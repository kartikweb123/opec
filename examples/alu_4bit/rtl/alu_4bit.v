==> flow/design.v <==
module dff 
#(
	parameter WIDTH = 8,
	parameter TEST = 3  
)
(
    clk,               
    rst_n,             
    d,
    q
);
	input wire clk;
	input wire rst_n;
	input wire [WIDTH-1:0] d;
	output reg [WIDTH-1:0] q;
    always @(posedge clk or negedge rst_n) begin
        if (!rst_n) q <= 0; 
        else q <= d;
    end
    wire tclk;
    reg [2:0] hello;
    reg [TEST:1] world;
    reg [TEST-1:0] kartik;
    always @(*)
    		hello = {~tclk, tclk};
    always @(tclk) kartik <= world;  
endmodule
module alu_4bit (
	input wire clk,
	input wire rst,
    input wire [3:0] A,              
    input wire [3:0] B,              
    input wire [1:0] ALU_Sel,        
    output wire [3:0] Result,         
    output wire Zero            
);
    (* keep *) wire [3:0] sum_result;
    (* keep *) wire [3:0] and_result;
    (* keep *) wire [3:0] or_result;
    (* keep *) wire [3:0] sub_result;
    (* keep *) wire carry_out_sum;
    (* keep *) wire carry_out_sub;
    (* keep *) wire [3:0] A_ff, B_ff, Result_ff;
    (* keep *) wire [1:0] ALU_Sel_ff;
    (* keep *) wire Zero_ff;
    (* keep *) wire [3:0] B_for_add_sub;  
    (* keep *) wire carry_in;             
    wire rst_n;
    notgate #(.WIDTH(1)) notgate0 (.a(rst), .y(rst_n));
	dff #(.WIDTH(4)) dff_A (.clk(clk), .rst_n(rst_n), .d(A), .q(A_ff));
	dff #(.WIDTH(4)) dff_B (.clk(clk), .rst_n(rst_n), .d(B), .q(B_ff));
	dff #(.WIDTH(2)) dff_ALU_Sel (.clk(clk), .rst_n(rst_n), .d(ALU_Sel), .q(ALU_Sel_ff));
    assign and_result = A_ff & B_ff;
    assign or_result = A_ff | B_ff;
    assign B_for_add_sub = (ALU_Sel_ff[0] == 1'b1) ? ~B_ff : B_ff;
    assign carry_in = ALU_Sel_ff[0];
    assign {carry_out, sum_result} = A_ff + B_for_add_sub + {3'b000, carry_in};
    assign {carry_out, sub_result} = A_ff + B_for_add_sub + {3'b000, carry_in};
    assign Result_ff = 
    		(ALU_Sel_ff == 2'b00) ? sum_result :
    		(ALU_Sel_ff == 2'b01) ? sub_result :
    		(ALU_Sel_ff == 2'b10) ? and_result :
    		(ALU_Sel_ff == 2'b11) ? or_result : 4'bxxxx;
    assign Zero_ff = (Result_ff == 4'b0000);
    dff #(.WIDTH(4)) dff_Result (.clk(clk), .rst_n(rst_n), .d(Result_ff), .q(Result));
    dff #(.WIDTH(1)) dff_Zero (.clk(clk), .rst_n(rst_n), .d(Zero_ff), .q(Zero));
endmodule
module notgate #(parameter WIDTH = 1) (
    input wire [WIDTH-1:0] a,
    output wire [WIDTH-1:0] y
);
assign y = ~a;
endmodule
* Reports on alu_4bit
Tool output for the design above, in the order of the flow.
Line numbers count from 1 in the design file above.
Operators: Yosys type, input widths -> output width; for muxes data width and select width s.
Cell names lack the library's common part.
A cell with - has no value.
- Design top :: alu_4bit
- Clock port :: clk
- Cell library :: sky130hd
- Corner :: tt_025C_1v80

* After elaboration
Yosys after proc, flatten, opt, wreduce and memory -nomap, before mapping. Enables and synchronous resets that opt folds into registers are not counted as muxes. Memory bits, and registers merged into a memory's read port (data or address), are not among the register bits. Print and check cells are not counted. Equal cells are merged and count once.
- Bits in registers :: 15
- Input bits :: 12
- Output and inout port bits :: 5
- Add/subtract/negate cells :: 2
- Eq/ne operators :: 3
- Multiplexer cells :: 5
- Bitwise operators :: 3
- Reductions and logical operators :: 2
** Operator list (number)
- $mux 4 :: 5
- $eq 2x2->1 const B :: 2
- $add 4x1->4 :: 1
- $add 4x4->4 :: 1
- $and 4x4->4 :: 1
- $or 4x4->4 :: 1
- $not 4->4 :: 1
- $logic_not 4->1 :: 1
- $eq 2x1->1 const B :: 1
- $logic_not 2->1 :: 1

* Longest topological paths
Longest topological path by Yosys (ltp), each cell counted once; first at word level (registers and memories cut), then after technology mapping (sequential cells cut; the memories' decode and read muxes count).
- Word-level depth :: 7
- ABC_AREA :: 0
- Gate-level depth with buffers :: 8
- Mapped depth without buffers :: 7

* Mapped cells and area
The flow's flattened synthesis, as Yosys stat reports it; memories are mapped. The netlist is that of the ABC_AREA named above (0 if unset); the other value can give another one.
The area totals of this step are shown rounded.
** Cells by type (number)
- dfrtp_1 :: 15
- xor2_1 :: 7
- buf_4 :: 7
- ha_1 :: 2
- mux2_2 :: 2
- o21a_1 :: 3
- fa_1 :: 1
- or2_2 :: 3
- a31o_4 :: 1
- xnor2_1 :: 2
- a221oi_2 :: 1
- inv_1 :: 4
- mux2_4 :: 1
- nand2_1 :: 4
- a211oi_2 :: 1
- and2_1 :: 2
- buf_6 :: 1
- nor2_1 :: 3
Not listed: further types 12, cells in them 14.
- Standard cells after synthesis :: 74
- Cell area after synthesis :: 820 sq um
- Area of sequential cells :: 380 sq um
- Flip-flop cells :: 15
The figures by module come from a second, unflattened synthesis with its own total; it is not the netlist above.
- Cells (unflattened synthesis) :: 72
- Area total of the unflattened synthesis :: 810 sq um
Rows give one instance, submodules left out.
** Modules
- alu_4bit :: times used 1, cells 56, area 430 sq um
- dff (WIDTH=4) :: times used 3, cells 4, area 100 sq um
- dff (WIDTH=2) :: times used 1, cells 2, area 50 sq um
- dff (WIDTH=1) :: times used 1, cells 1, area 25 sq um
- notgate (WIDTH=1) :: times used 1, cells 1, area 3.8 sq um

* Worst setup path after synthesis
OpenSTA on the mapped netlist: ideal clock, no wires. The path of least setup slack (recovery checks aside). Input and output delay are each 20% of the period. Register names are those of the netlist, which keeps one name where synthesis merged equal registers.
- Kind :: reg2reg
- Start point :: reg dff_B.q[0]
- End point :: reg dff_Zero.q
- Clock period :: 2.16 ns
- Time at the first pin :: 0.000 ns
- Arrival :: 1.870 ns
- Required time :: 2.095 ns
- Path slack :: 0.226 ns
- Delay of the path :: 1.935 ns
- Driving pins on the path :: 8
- Path buffers :: 1
- Synthesis period reached :: 1.934 ns
"delay of the path" = arrival - input delay + setup time.
"driving pins on the path": output pins that drive a net of the path, with the launching flip-flop's if there is one; two outputs of one cell count as two.
"synthesis period reached" is the clock period less the worst setup slack; recovery checks do not enter. This is arithmetic on one report: input and output delays are still those of the set period (20% each).
The rows between start and end are the longest chain of elaborated cells between them; the timing report does not say that the signal goes this way. Where chains are equally long, one stands for them.
Each line given opens the expression or statement behind the cell; cells for indexed reads and writes are added by Yosys, which also makes memories of some case tables.
- Cells stage by stage :: dfrtp_1 -> buf_6 -> mux2_4 -> fa_1 -> xor2_1 -> mux2_2 -> nor3_1 -> o21a_1
- Cells in the longest elaborated chain :: 7
- Elaborated cells between the ends (all ways) :: 11
** Ends and longest elaborated chain, after synthesis
- from (decl) :: RTL line 15 : output reg [WIDTH-1:0] q;
- from (assign) :: RTL line 17 : if (!rst_n) q <= 0;
- from (assign) :: RTL line 18 : else q <= d;
- $not 4->4 :: RTL line 55 : assign B_for_add_sub = (ALU_Sel_ff[0] == 1'b1) ? ~B_ff : B_ff;
- $mux 4 :: RTL line 55
- $add 4x4->4 :: RTL line 58 : assign {carry_out, sub_result} = A_ff + B_for_add_sub + {3'b000, carry_in};
- $add 4x1->4 :: RTL line 58
- $mux 4 :: RTL line 61 : (ALU_Sel_ff == 2'b01) ? sub_result :
- $mux 4 :: RTL line 60 : (ALU_Sel_ff == 2'b00) ? sum_result :
- $logic_not 4->1 :: RTL line 64 : assign Zero_ff = (Result_ff == 4'b0000);
- to (assign) :: RTL line 17
- to (assign) :: RTL line 18
- to (decl) :: RTL line 15

* Timing after layout
From the final timing report of run 2: the path of least setup slack in the routed layout; clock arrival at registers is part of the times.
- Kind :: reg2reg
- Start point :: reg dff_ALU_Sel.q[0]
- End point :: reg dff_Zero.q
- Clock period :: 4.06 ns
- Time at the first pin :: 0.29 ns
- Arrival :: 2.33 ns
- Required time :: 4.31 ns
- Path slack :: 1.98 ns
- Driving pins on the path :: 7
- Path buffers :: 0
The rows between start and end are the longest chain of elaborated cells between them; the timing report does not say that the signal goes this way. Where chains are equally long, one stands for them.
- Cells stage by stage :: dfrtp_1 -> xor2_1 -> ha_1 -> a21o_1 -> a31o_4 -> a221oi_2 -> o21a_1
- Cells in the longest elaborated chain :: 6
- Elaborated cells between the ends (all ways) :: 12
** Ends and longest elaborated chain, after layout
- from (decl) :: RTL line 15 : output reg [WIDTH-1:0] q;
- from (assign) :: RTL line 17 : if (!rst_n) q <= 0;
- from (assign) :: RTL line 18 : else q <= d;
- $mux 4 :: RTL line 55 : assign B_for_add_sub = (ALU_Sel_ff[0] == 1'b1) ? ~B_ff : B_ff;
- $add 4x4->4 :: RTL line 58 : assign {carry_out, sub_result} = A_ff + B_for_add_sub + {3'b000, carry_in};
- $add 4x1->4 :: RTL line 58
- $mux 4 :: RTL line 61 : (ALU_Sel_ff == 2'b01) ? sub_result :
- $mux 4 :: RTL line 60 : (ALU_Sel_ff == 2'b00) ? sum_result :
- $logic_not 4->1 :: RTL line 64 : assign Zero_ff = (Result_ff == 4'b0000);
- to (assign) :: RTL line 17
- to (assign) :: RTL line 18
- to (decl) :: RTL line 15

==> results <==
Top module alu_4bit; platform sky130hd; tools Yosys and OpenROAD; 2 stored runs in no particular order. Input and output delays are each 20% of the period that was set; the output load is 0.01 pF.
By "achieved clock period" is meant the clock period of the run minus its worst setup slack. This is arithmetic on one report: input and output delays are still those of the set period (20% each).
"total power after layout" is the tool's figure for a default switching activity; nothing was simulated.
The results are shown rounded.

* Run 1
** Files
==> flow/run.sh <==
#!/bin/bash
# the make line also repeats the synthesis and layout settings of config.mk as NAME=value (left out here)
make -C /OpenROAD-flow-scripts/flow DESIGN_CONFIG=/design/flow/config.mk WORK_HOME=/design/flow/orfs CLKGATE_MAP_FILE= finish
==> flow/config.mk <==
export PLATFORM = sky130hd
export DESIGN_NAME = alu_4bit
export DESIGN_NICKNAME = alu_4bit
export VERILOG_FILES = /design/flow/design.v
export SDC_FILE = /design/flow/constraint.sdc
export NUM_CORES = 4
export LEC_CHECK = 0
export ABC_AREA = 1
export CAP_MARGIN = 20
export CORE_MARGIN = 7
export CORE_UTILIZATION = 72
export GPL_ROUTABILITY_DRIVEN = 1
export MAX_ROUTING_LAYER = met5
export MIN_ROUTING_LAYER = met2
export PLACE_DENSITY_LB_ADDON = 0.21
export SETUP_SLACK_MARGIN = 0.56
export SLEW_MARGIN = 20
==> flow/constraint.sdc <==
create_clock -name core_clock -period 2.94 [get_ports {clk}]
set_input_delay 0.5880 -clock core_clock [delete_from_list [all_inputs] [get_ports {clk}]]
set_output_delay 0.5880 -clock core_clock [all_outputs]
set_load 0.01 [all_outputs]
** Results
Unfinished; error FLW-0024 in placement.

* Run 2
** Files
==> flow/run.sh <==
#!/bin/bash
# the make line also repeats the synthesis and layout settings of config.mk as NAME=value (left out here)
make -C /OpenROAD-flow-scripts/flow DESIGN_CONFIG=/design/flow/config.mk WORK_HOME=/design/flow/orfs CLKGATE_MAP_FILE= finish
==> flow/config.mk <==
export PLATFORM = sky130hd
export DESIGN_NAME = alu_4bit
export DESIGN_NICKNAME = alu_4bit
export VERILOG_FILES = /design/flow/design.v
export SDC_FILE = /design/flow/constraint.sdc
export NUM_CORES = 4
export LEC_CHECK = 0
export ABC_AREA = 0
export CAP_MARGIN = 20
export CORE_MARGIN = 2
export CORE_UTILIZATION = 68
export PLACE_DENSITY_LB_ADDON = 0.01
export SETUP_SLACK_MARGIN = 0.43
export SLEW_MARGIN = 20
==> flow/constraint.sdc <==
create_clock -name core_clock -period 4.06 [get_ports {clk}]
set_input_delay 0.8120 -clock core_clock [delete_from_list [all_inputs] [get_ports {clk}]]
set_output_delay 0.8120 -clock core_clock [all_outputs]
set_load 0.01 [all_outputs]
** Results
- Area of the standard cells in the finished layout :: 880 sq um
- Total power after layout :: 320 µW
- Setup slack of the worst path :: 2.0 ns
- Achieved clock period :: 2.083 ns
- Post-layout utilization :: 93%
- Chip area after synthesis (Yosys) :: 820 sq um
- Worst hold slack in the final report :: 0.70 ns
- Full die area :: 1,300 sq um
